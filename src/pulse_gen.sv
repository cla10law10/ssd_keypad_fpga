==> flow/design.v <==
`timescale 1ns / 1ps
module pulse_gen(
    input clk,
    input rst,
    output pulse
);
logic [18:0] counter;
logic pulse_reg;
always_ff @(posedge clk, posedge rst) begin
    if (rst == 1) begin
        counter <= 0;
        pulse_reg <= 0;
    end
    else begin
        counter <= counter + 1;
        if (counter == 0) begin
            pulse_reg <= 1;
        end
        else begin
            pulse_reg <= 0;
        end
    end
end
assign pulse = pulse_reg;
endmodule
### From RTL to reports: pulse_gen

What the tools print for pulse_gen, step after step.
Line numbers count from 1 in the design file above.
Operators: Yosys type, input widths -> output width; for muxes data width and select width s.
Cell names lack the library's common part.
A cell with -- has no value.

| design | value |
|---|---|
| top | pulse_gen |
| clock | clk |
| standard-cell library | sky130hd |
| timing corner | tt_025C_1v80 |

### After elaboration

Source: Yosys, flattened and elaborated, memories not mapped. Widths are those after wreduce; folded enables and synchronous resets count as part of the registers. Registers that Yosys merges into a memory's read port (data or address) are not register bits. Print and check cells do not count. Equal cells are merged and count once.

| bit counts | value |
|---|---|
| output and inout bits | 1 |
| flip-flop bits (word level) | 20 |

| cells by class | value |
|---|---|
| reductions and logical operators | 1 |
| add/sub/neg operators | 1 |
| mux-type cells | 1 |

Operator list:

| kind | count |
|---|---|
| $add 19x1->19 const B | 1 |
| $logic_not 19->1 | 1 |
| $mux 1 | 1 |

### Longest topological paths

Yosys ltp: most cells in a row. Word level: on the elaborated netlist, between registers, memories and ports. Mapped: between sequential cells and ports; inverters and the memories' decode and read muxes count.

| depth | value |
|---|---|
| depth in word-level cells | 2 |
| ABC_AREA | 1 |
| depth in mapped cells | 7 |

### Mapped cells and area

Yosys stat after the flow's synthesis: flattened, memories mapped to cells. It holds for the ABC_AREA given above (unset counts as 0); a run with the other value may have another netlist.

Cells by type:

| cell type | count |
|---|---|
| dfrtp_1 | 20 |
| nand2_1 | 33 |
| nor2_1 | 20 |
| inv_1 | 17 |
| nand3_1 | 12 |
| xor2_1 | 6 |
| xnor2_1 | 4 |
| ha_1 | 2 |
| nor2_2 | 4 |
| nand4_1 | 3 |
| o21bai_1 | 2 |
| nand2_2 | 2 |
| nor2_4 | 1 |
| nor3_1 | 2 |
| o21ai_1 | 2 |
| o21ai_0 | 1 |

| synthesis totals | value |
|---|---|
| mapped area | 0.0010435 mm² |
| cell count | 131 |
| flip-flop cells | 20 |

### Timing after synthesis

Path of least setup slack by OpenSTA after synthesis, without wires, with an ideal clock, recovery checks aside; 20% of the period is set as input and as output delay. Where synthesis merged equal registers, the netlist keeps one of their names.

| timing after synthesis | value |
|---|---|
| kind | flip-flop to flip-flop |
| from | register counter[1] |
| to | register counter[18] |
| stages | 7 |
| path delay | 1.161 ns |
| period | 1.34 ns |
| library setup time | 0.121 ns |
| data arrival time | 1.040 ns |
| time at the first pin | 0.000 ns |
| slack | 0.179 ns |
| required time | 1.219 ns |
| synthesis period reached | 1.161 ns |

"path delay" = arrival - input delay + setup time.
"stages" counts driving pins, that of a launching flip-flop among them; a cell with two outputs on the path counts twice.
"synthesis period reached" = period - worst setup slack (recovery checks aside). The figure is calculated, with input and output delays left at 20% of the set period.
The rows between start and end are the longest chain of elaborated cells between them; the timing report does not say that the signal goes this way. Where chains are equally long, one stands for them.
Each line given opens the expression or statement behind the cell; cells for indexed reads and writes are added by Yosys, which also makes memories of some case tables.

| between the ends, after synthesis | value |
|---|---|
| cell sequence | dfrtp_1 -> ha_1 -> nand2_1 -> nor2_2 -> nand3_1 -> o21bai_1 -> nand2_1 |
| length of the longest elaborated chain | 1 |
| elaborated cells between the ends (all ways) | 1 |
| RTL lines with such cells | 1 |
| those cells by class | add/sub: 1 |

Ends and longest elaborated chain, after synthesis:

| item | line | source |
|---|---|---|
| from (decl) | 7 | `logic [18:0] counter;` |
| from (assign) | 11 | `counter <= 0;` |
| from (assign) | 15 | `counter <= counter + 1;` |
| $add 19x1->19 | 15 |  |
| to (assign) | 11 |  |
| to (assign) | 15 |  |
| to (decl) | 7 |  |

### Worst path after layout

Path of least setup slack in the final report of run 1 (OpenROAD, finished layout, wires in). Where an end is a register, its clock arrival counts in the times.

| timing post-layout | value |
|---|---|
| kind | flip-flop to flip-flop |
| from | register counter[1] |
| to | register counter[18] |
| time at the first pin | 0.26 ns |
| library setup time | 0.11 ns |
| data arrival time | 1.40 ns |
| period | 1.26 ns |
| stages | 8 |
| slack | 0.01 ns |
| required time | 1.41 ns |

The rows between start and end are the longest chain of elaborated cells between them; the timing report does not say that the signal goes this way. Where chains are equally long, one stands for them.

| between the ends, post-layout | value |
|---|---|
| cell sequence | dfrtp_1 -> buf_4 -> ha_4 -> nand2_2 -> nor2_4 -> nand3_2 -> o21bai_1 -> nand2_1 |
| length of the longest elaborated chain | 1 |
| elaborated cells between the ends (all ways) | 1 |
| RTL lines with such cells | 1 |
| those cells by class | add/sub: 1 |

Ends and longest elaborated chain, post-layout:

| item | line | source |
|---|---|---|
| from (decl) | 7 | `logic [18:0] counter;` |
| from (assign) | 11 | `counter <= 0;` |
| from (assign) | 15 | `counter <= counter + 1;` |
| $add 19x1->19 | 15 |  |
| to (assign) | 11 |  |
| to (assign) | 15 |  |
| to (decl) | 7 |  |

==> results <==
Stored flow runs of pulse_gen (2 of them; Yosys, OpenROAD, sky130hd). They differ in their settings and are not a sequence. Constraints: input delay and output delay 20% of the set period each, output load 0.01 pF.
By "reached clock period" is meant the clock period of the run minus its worst setup slack. This is arithmetic on one report: input and output delays are still those of the set period (20% each).
"allowed time less slack (worst setup path)" = time allowed to the worst setup path (clock period - input delay - output delay, where it has them) - its slack; a late launch clock adds to it, a late capture clock takes from it.
"total design power": no workload was simulated; the value follows from the tool's default switching activity.

#### Run 1

| setting | value |
|---|---|
| period_ns | `1.26` |
| CORE_UTILIZATION | `15` |
| SETUP_SLACK_MARGIN | `0.1` |
| PLACE_DENSITY | `0.5` |
| HOLD_SLACK_MARGIN | `-0.02` |
| CORE_MARGIN | `3` |
| ABC_AREA | `1` |
| CTS_CLUSTER_SIZE | `14` |
| CTS_CLUSTER_DIAMETER | `70` |
| CAP_MARGIN | `15` |
| SLEW_MARGIN | `35` |
| MIN_ROUTING_LAYER | `met2` |
| MAX_ROUTING_LAYER | `met5` |

| result | value |
|---|---|
| chip area after synthesis (Yosys) | 0.0010435 mm² |
| total die area | 0.0079932 mm² |
| standard-cell area after routing | 0.0013413 mm² |
| utilization of the finished layout | 20.5% |
| setup slack of the critical path | 0.010 ns |
| sum of negative setup slack | 0.000 ns |
| total design power | 1.085 mW |
| reached clock period | 1.250 ns |
| allowed time less slack (worst setup path) | 1.25 ns |
| worst setup path kind | flip-flop to flip-flop |

#### Run 2

| setting | value |
|---|---|
| period_ns | `2.01` |
| CORE_UTILIZATION | `40` |
| PLACE_DENSITY_LB_ADDON | `0.07` |
| CELL_PAD_IN_SITES_DETAIL_PLACEMENT | `0` |
| ABC_AREA | `1` |
| SLEW_MARGIN | `25` |
| MIN_ROUTING_LAYER | `met1` |
| CAP_MARGIN | `20` |
| CORE_MARGIN | `2` |

| result | value |
|---|---|
| chip area after synthesis (Yosys) | 0.0010435 mm² |
| total die area | 0.0030333 mm² |
| standard-cell area after routing | 0.0011311 mm² |
| utilization of the finished layout | 45.7% |
| setup slack of the critical path | 0.457 ns |
| sum of negative setup slack | 0.000 ns |
| total design power | 0.6047 mW |
| reached clock period | 1.553 ns |
| allowed time less slack (worst setup path) | 1.15 ns |
| worst setup path kind | flip-flop to output port |
