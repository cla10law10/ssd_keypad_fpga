==> flow/design.v <==
`timescale 1ns / 1ps
module keypad_decoder(
    input clk,
    input rst,
    input [3:0] row,
    output logic [3:0] col,
    output [3:0] decode_out,
    output is_a_key_pressed
  );
  logic [19:0] sclk;
  logic [3:0] decode_reg;
  logic is_a_key_pressed_reg;
  logic is_a_key_pressed_pulse;
  int count;
  always @ (posedge clk, posedge rst, posedge is_a_key_pressed_reg)
  begin
    if (rst == 1'b1)
    begin
      is_a_key_pressed_pulse = 1'b0;
      count = 1'b0;
    end
    else if (is_a_key_pressed_reg == 1'b1) begin
      is_a_key_pressed_pulse = 1'b1;
    end
    else
    begin
      if (is_a_key_pressed_pulse)
      begin
        if (count == 50_000_000)
        begin
          is_a_key_pressed_pulse = 1'b0;
          count <= 0;
        end
        else
        begin
          count <= count + 1;
        end
      end
    end
  end
  always_ff @ (posedge clk, posedge rst)
  begin
    if (rst == 1'b1)
    begin
      decode_reg = 4'b0;
      is_a_key_pressed_reg = 1'b0;
      sclk = 'b0;
    end
    else
    begin
      if (sclk == 20'd100000)
      begin
        col = 4'b0111;
        sclk = sclk + 1;
      end
      else if (sclk == 20'd100008)
      begin
        if (row == 4'b0111)
        begin
          decode_reg = 4'b0001;  
          is_a_key_pressed_reg = 1'b1;
        end
        else if (row == 4'b1011)
        begin
          decode_reg = 4'b0100;  
          is_a_key_pressed_reg = 1'b1;
        end
        else if (row == 4'b1101)
        begin
          decode_reg = 4'b0111;  
          is_a_key_pressed_reg = 1'b1;
        end
        else if (row == 4'b1110)
        begin
          decode_reg = 4'b0000;  
          is_a_key_pressed_reg = 1'b1;
        end
        else
        begin
          decode_reg = decode_reg;
          is_a_key_pressed_reg = 0;
        end
        sclk = sclk + 1;
      end
      else if (sclk == 20'd200000)
      begin
        col = 4'b1011;
        sclk = sclk + 1;
      end
      else if (sclk == 20'd200008)
      begin
        if (row == 4'b0111)
        begin
          decode_reg = 4'b0010;  
          is_a_key_pressed_reg = 1'b1;
        end
        else if (row == 4'b1011)
        begin
          decode_reg = 4'b0101;  
          is_a_key_pressed_reg = 1'b1;
        end
        else if (row == 4'b1101)
        begin
          decode_reg = 4'b1000;  
          is_a_key_pressed_reg = 1'b1;
        end
        else if (row == 4'b1110)
        begin
          decode_reg = 4'b1111;  
          is_a_key_pressed_reg = 1'b1;
        end
        else
        begin
          decode_reg = decode_reg;
          is_a_key_pressed_reg = 0;
        end
        sclk = sclk + 1;
      end
      else if (sclk == 20'd300000)
      begin
        col = 4'b1101;
        sclk = sclk + 1;
      end
      else if (sclk == 20'd300008)
      begin
        if (row == 4'b0111)
        begin
          decode_reg = 4'b0011;  
          is_a_key_pressed_reg = 1'b1;
        end
        else if (row == 4'b1011)
        begin
          decode_reg = 4'b0110;  
          is_a_key_pressed_reg = 1'b1;
        end
        else if (row == 4'b1101)
        begin
          decode_reg = 4'b1001;  
          is_a_key_pressed_reg = 1'b1;
        end
        else if (row == 4'b1110)
        begin
          decode_reg = 4'b1110;  
          is_a_key_pressed_reg = 1'b1;
        end
        else
        begin
          decode_reg = decode_reg;
          is_a_key_pressed_reg = 0;
        end
        sclk = sclk + 1;
      end
      else if (sclk == 20'd400000)
      begin
        col = 4'b1110;
        sclk = sclk + 1;
      end
      else if (sclk == 20'd400008)
      begin
        if (row == 4'b0111)
        begin
          decode_reg = 4'b1010;  
          is_a_key_pressed_reg = 1'b1;
        end
        else if (row == 4'b1011)
        begin
          decode_reg = 4'b1011;  
          is_a_key_pressed_reg = 1'b1;
        end
        else if (row == 4'b1101)
        begin
          decode_reg = 4'b1100;  
          is_a_key_pressed_reg = 1'b1;
        end
        else if (row == 4'b1110)
        begin
          decode_reg = 4'b1101;  
          is_a_key_pressed_reg = 1'b1;
        end
        else
        begin
          decode_reg = decode_reg;
          is_a_key_pressed_reg = 0;
        end
        sclk = 'b0;
      end
      else
      begin
        sclk = sclk + 1;
      end
    end  
  end  
  assign is_a_key_pressed = is_a_key_pressed_pulse;
  assign decode_out = decode_reg;
endmodule
* Tool chain data of keypad_decoder
Tool output for the design above, in the order of the flow.
Lines are those of the file above, counted from 1.
Operators: Yosys type, input widths -> output width; for muxes data width and select width s.
Cell names lack the library's common part.
A cell with - has no value.
- Top :: keypad_decoder
- Clock input :: clk
- Cell library :: sky130hd
- Corner :: tt_025C_1v80

* Elaborated design
Source: Yosys, flattened and elaborated, memories not mapped. Widths are those after wreduce. Registers that Yosys merges into a memory's read port (data or address) are not register bits. Print and check cells do not count. Equal cells are merged and count once.
- Register bits after elaboration :: 62
- Input port bits :: 6
- Output and inout port bits :: 9
- Cells after elaboration :: 97
- Add/subtract/negate cells :: 2
- Equal/unequal tests :: 23
- Mux-type cells :: 58
- Bitwise logic cells :: 3
- Reductions and logical operators :: 5
** Operators with widths (number)
- $mux 32 :: 5
- $mux 20 :: 8
- $mux 4 :: 29
- $eq 20x19->1 const B :: 4
- $eq 20x17->1 const B :: 2
- $eq 20x18->1 const B :: 2
- $add 32x2->32 const B :: 1
- $eq 32x27->1 const B :: 1
- $not 32->32 :: 1
- $add 20x1->20 const B :: 1
- $mux 1 :: 16
- $eq 4x4->1 const B :: 3
- $ne 5x1->1 const B :: 2
- $reduce_and 5->1 :: 2
- $reduce_and 9->1 :: 1
- $ne 4x4->1 const B :: 2
- $reduce_bool 4->1 :: 2
- $ne 3x3->1 const B :: 2
- $ne 6x6->1 const B :: 1
- $ne 5x3->1 const B :: 1
- $ne 2x2->1 const B :: 2
- $eq 4x3->1 const B :: 1
- $not 1->1 :: 2

* Depth
Yosys ltp: most cells in a row. Word level: on the elaborated netlist, between registers, memories and ports. Mapped: between sequential cells and ports; inverters and the memories' decode and read muxes count.
- Word-level depth :: 12
- ABC_AREA :: 0
- Depth in mapped cells :: 7
- Depth with buffers taken out :: 7

* Netlist
Yosys stat after the flow's synthesis: flattened, memories mapped to cells. It holds for the ABC_AREA given above (unset counts as 0); a run with the other value may have another netlist.
The area totals of this step are shown rounded.
- Mapped cells :: 418
- Cell area after synthesis :: 3886 um^2
- Area of sequential cells :: 1819 um^2
- Flip-flop cells :: 62
- Buffer cells :: 19
** Cells by type
- dfbbp_1 :: number 33, total area 1073.53 um^2
- dfrtp_1 :: number 25, total area 625.6 um^2
- xnor2_1 :: number 42, total area 367.853 um^2
- nand2_1 :: number 48, total area 180.173 um^2
- a21oi_1 :: number 35, total area 175.168 um^2
- inv_1 :: number 42, total area 157.651 um^2
- nand3_1 :: number 25, total area 125.12 um^2
- edfxtp_1 :: number 4, total area 120.115 um^2
- nor2_1 :: number 32, total area 120.115 um^2
- nand4_1 :: number 16, total area 100.096 um^2
- xor2_1 :: number 8, total area 70.067 um^2
- clkbuf_1 :: number 18, total area 67.565 um^2
- nor3_1 :: number 13, total area 65.062 um^2
- nor4_1 :: number 9, total area 56.304 um^2
- ha_1 :: number 4, total area 50.048 um^2
- mux2_1 :: number 4, total area 45.043 um^2
- nand4bb_1 :: number 4, total area 45.043 um^2
- and4_1 :: number 5, total area 43.792 um^2
Not listed: further types 29, cells in them 51.

* Path before layout
Path of least setup slack by OpenSTA after synthesis, without wires, with an ideal clock, recovery checks aside; 20% of the period is set as input and as output delay. Where synthesis merged equal registers, the netlist keeps one of their names.
- Path type :: reg2reg
- Start :: reg sclk[13]
- End :: reg decode_reg[0]
- Period :: 3.05 ns
- Setup time :: 0.127 ns
- Launch time at the first pin :: 0.000 ns
- Arrival time :: 2.160 ns
- Required time :: 2.923 ns
- Path slack :: 0.762 ns
- Delay of the path :: 2.287 ns
- Stages on the path :: 7
- Buffers on the path :: 1
- Synthesis period reached :: 2.288 ns
"delay of the path" = arrival - input delay + setup time.
"stages on the path": output pins that drive a net of the path, with the launching flip-flop's if there is one; two outputs of one cell count as two.
"synthesis period reached" = period - worst setup slack (recovery checks aside). The figure is calculated, with input and output delays left at 20% of the set period.
The rows between start and end are the longest chain of elaborated cells between them; the timing report does not say that the signal goes this way. Where chains are equally long, one stands for them.
A line is the first line of the expression or statement that the cell stems from. Yosys adds cells for indexed reads and writes and turns some case tables into memories.
At most two assigning lines are given for a register; there are more.
- Cells stage by stage :: dfrtp_1 > or4_1 > buf_2 > or4_4 > o22ai_4 > o31ai_2 > mux2_1
- Length of the longest elaborated chain :: 8
- Elaborated cells between the ends (all ways) :: 25
- Source lines of those cells :: 8
- Those cells by class :: eq/ne: 15; mux: 7; logic: 1; reduce/logical: 2
** Ends and longest elaborated chain, post-synthesis
- start, declared :: RTL line 10 : logic [19:0] sclk;
- start, assigned :: RTL line 54 : sclk = sclk + 1;
- start, assigned :: RTL line 83 : sclk = sclk + 1;
- $eq 20x19->1 :: RTL line 158 : else if (sclk == 20'd400008)
- $mux 4 :: RTL line 158
- $mux 4 :: RTL line 153 : else if (sclk == 20'd400000)
- $mux 4 :: RTL line 124 : else if (sclk == 20'd300008)
- $mux 4 :: RTL line 119 : else if (sclk == 20'd300000)
- $mux 4 :: RTL line 90 : else if (sclk == 20'd200008)
- $mux 4 :: RTL line 85 : else if (sclk == 20'd200000)
- $mux 4 :: RTL line 56 : else if (sclk == 20'd100008)
- end, assigned :: RTL line 80 : decode_reg = decode_reg;
- end, assigned :: RTL line 114 : decode_reg = decode_reg;
- end, declared :: RTL line 11 : logic [3:0] decode_reg;

* Worst path after layout
Path of least setup slack in the final report of job 1 (OpenROAD, finished layout, wires in). Where an end is a register, its clock arrival counts in the times.
- Path type :: reg2reg
- Start :: reg sclk[13]
- End :: reg decode_reg[0]
- Period :: 2.6 ns
- Setup time :: 0.12 ns
- Launch time at the first pin :: 0.33 ns
- Arrival time :: 2.68 ns
- Required time :: 2.82 ns
- Path slack :: 0.14 ns
- Stages on the path :: 6
- Buffers on the path :: 0
The rows between start and end are the longest chain of elaborated cells between them; the timing report does not say that the signal goes this way. Where chains are equally long, one stands for them.
At most two assigning lines are given for a register; there are more.
- Cells stage by stage :: dfrtp_1 > or4_1 > or4_4 > o22ai_4 > o31ai_2 > mux2_1
- Length of the longest elaborated chain :: 8
- Elaborated cells between the ends (all ways) :: 25
- Source lines of those cells :: 8
- Those cells by class :: eq/ne: 15; mux: 7; logic: 1; reduce/logical: 2
** Ends and longest elaborated chain, post-layout
- start, declared :: RTL line 10 : logic [19:0] sclk;
- start, assigned :: RTL line 54 : sclk = sclk + 1;
- start, assigned :: RTL line 83 : sclk = sclk + 1;
- $eq 20x19->1 :: RTL line 158 : else if (sclk == 20'd400008)
- $mux 4 :: RTL line 158
- $mux 4 :: RTL line 153 : else if (sclk == 20'd400000)
- $mux 4 :: RTL line 124 : else if (sclk == 20'd300008)
- $mux 4 :: RTL line 119 : else if (sclk == 20'd300000)
- $mux 4 :: RTL line 90 : else if (sclk == 20'd200008)
- $mux 4 :: RTL line 85 : else if (sclk == 20'd200000)
- $mux 4 :: RTL line 56 : else if (sclk == 20'd100008)
- end, assigned :: RTL line 80 : decode_reg = decode_reg;
- end, assigned :: RTL line 114 : decode_reg = decode_reg;
- end, declared :: RTL line 11 : logic [3:0] decode_reg;

## Implementation results

Measured data: module keypad_decoder, platform sky130hd, 2 stored runs of the flow under differing settings, order arbitrary. Input and output delays are each 20% of the period that was set; the output load is 0.01 pF.
"achieved period" means the clock period less the worst setup slack. The figure is calculated, with input and output delays left at 20% of the set period.
By "time on the worst setup path" is meant the share of the clock period that the worst setup path is allowed (20% is reserved at inputs, 20% at outputs), minus its slack. Clock arrival times at its registers enter into it.
"total design power": no workload was simulated; the value follows from the tool's default switching activity.
Values from the reports are rounded here.

** Job 1
- Settings :: period_ns=2.6; CORE_UTILIZATION=21; PLACE_DENSITY=0.56; CORE_ASPECT_RATIO=0.55; CELL_PAD_IN_SITES_GLOBAL_PLACEMENT=1; CELL_PAD_IN_SITES_DETAIL_PLACEMENT=0; CTS_CLUSTER_SIZE=76; MAX_ROUTING_LAYER=met5; CAP_MARGIN=20; CORE_MARGIN=2; SLEW_MARGIN=20
- Time on the worst setup path :: 2.46 ns
- Critical path kind :: reg2reg
- Achieved period :: 2.461 ns
- Worst slack on setup checks :: 0.139 ns
- Total design power :: 2,333 uW
- Netlist area reported by Yosys :: 3,886 um^2
- Standard-cell area of the final layout :: 4,678 um^2
- Die footprint :: 19,660 um^2
- Final setup TNS :: 0.000 ns
- Utilization :: 26.1 %

** Job 2
- Settings :: period_ns=3.56; CORE_UTILIZATION=40; CORE_MARGIN=8; CELL_PAD_IN_SITES_DETAIL_PLACEMENT=1; TNS_END_PERCENT=65; ABC_AREA=1; GPL_TIMING_DRIVEN=0; CTS_CLUSTER_SIZE=43; CTS_CLUSTER_DIAMETER=62; CAP_MARGIN=30; MIN_ROUTING_LAYER=met1; MAX_ROUTING_LAYER=met4; SLEW_MARGIN=20
- Time on the worst setup path :: 2.22 ns
- Critical path kind :: reg2reg
- Achieved period :: 2.215 ns
- Worst slack on setup checks :: 1.345 ns
- Total design power :: 1,650 uW
- Netlist area reported by Yosys :: 4,629 um^2
- Standard-cell area of the final layout :: 5,196 um^2
- Die footprint :: 15,270 um^2
- Final setup TNS :: 0.000 ns
- Utilization :: 45.7 %
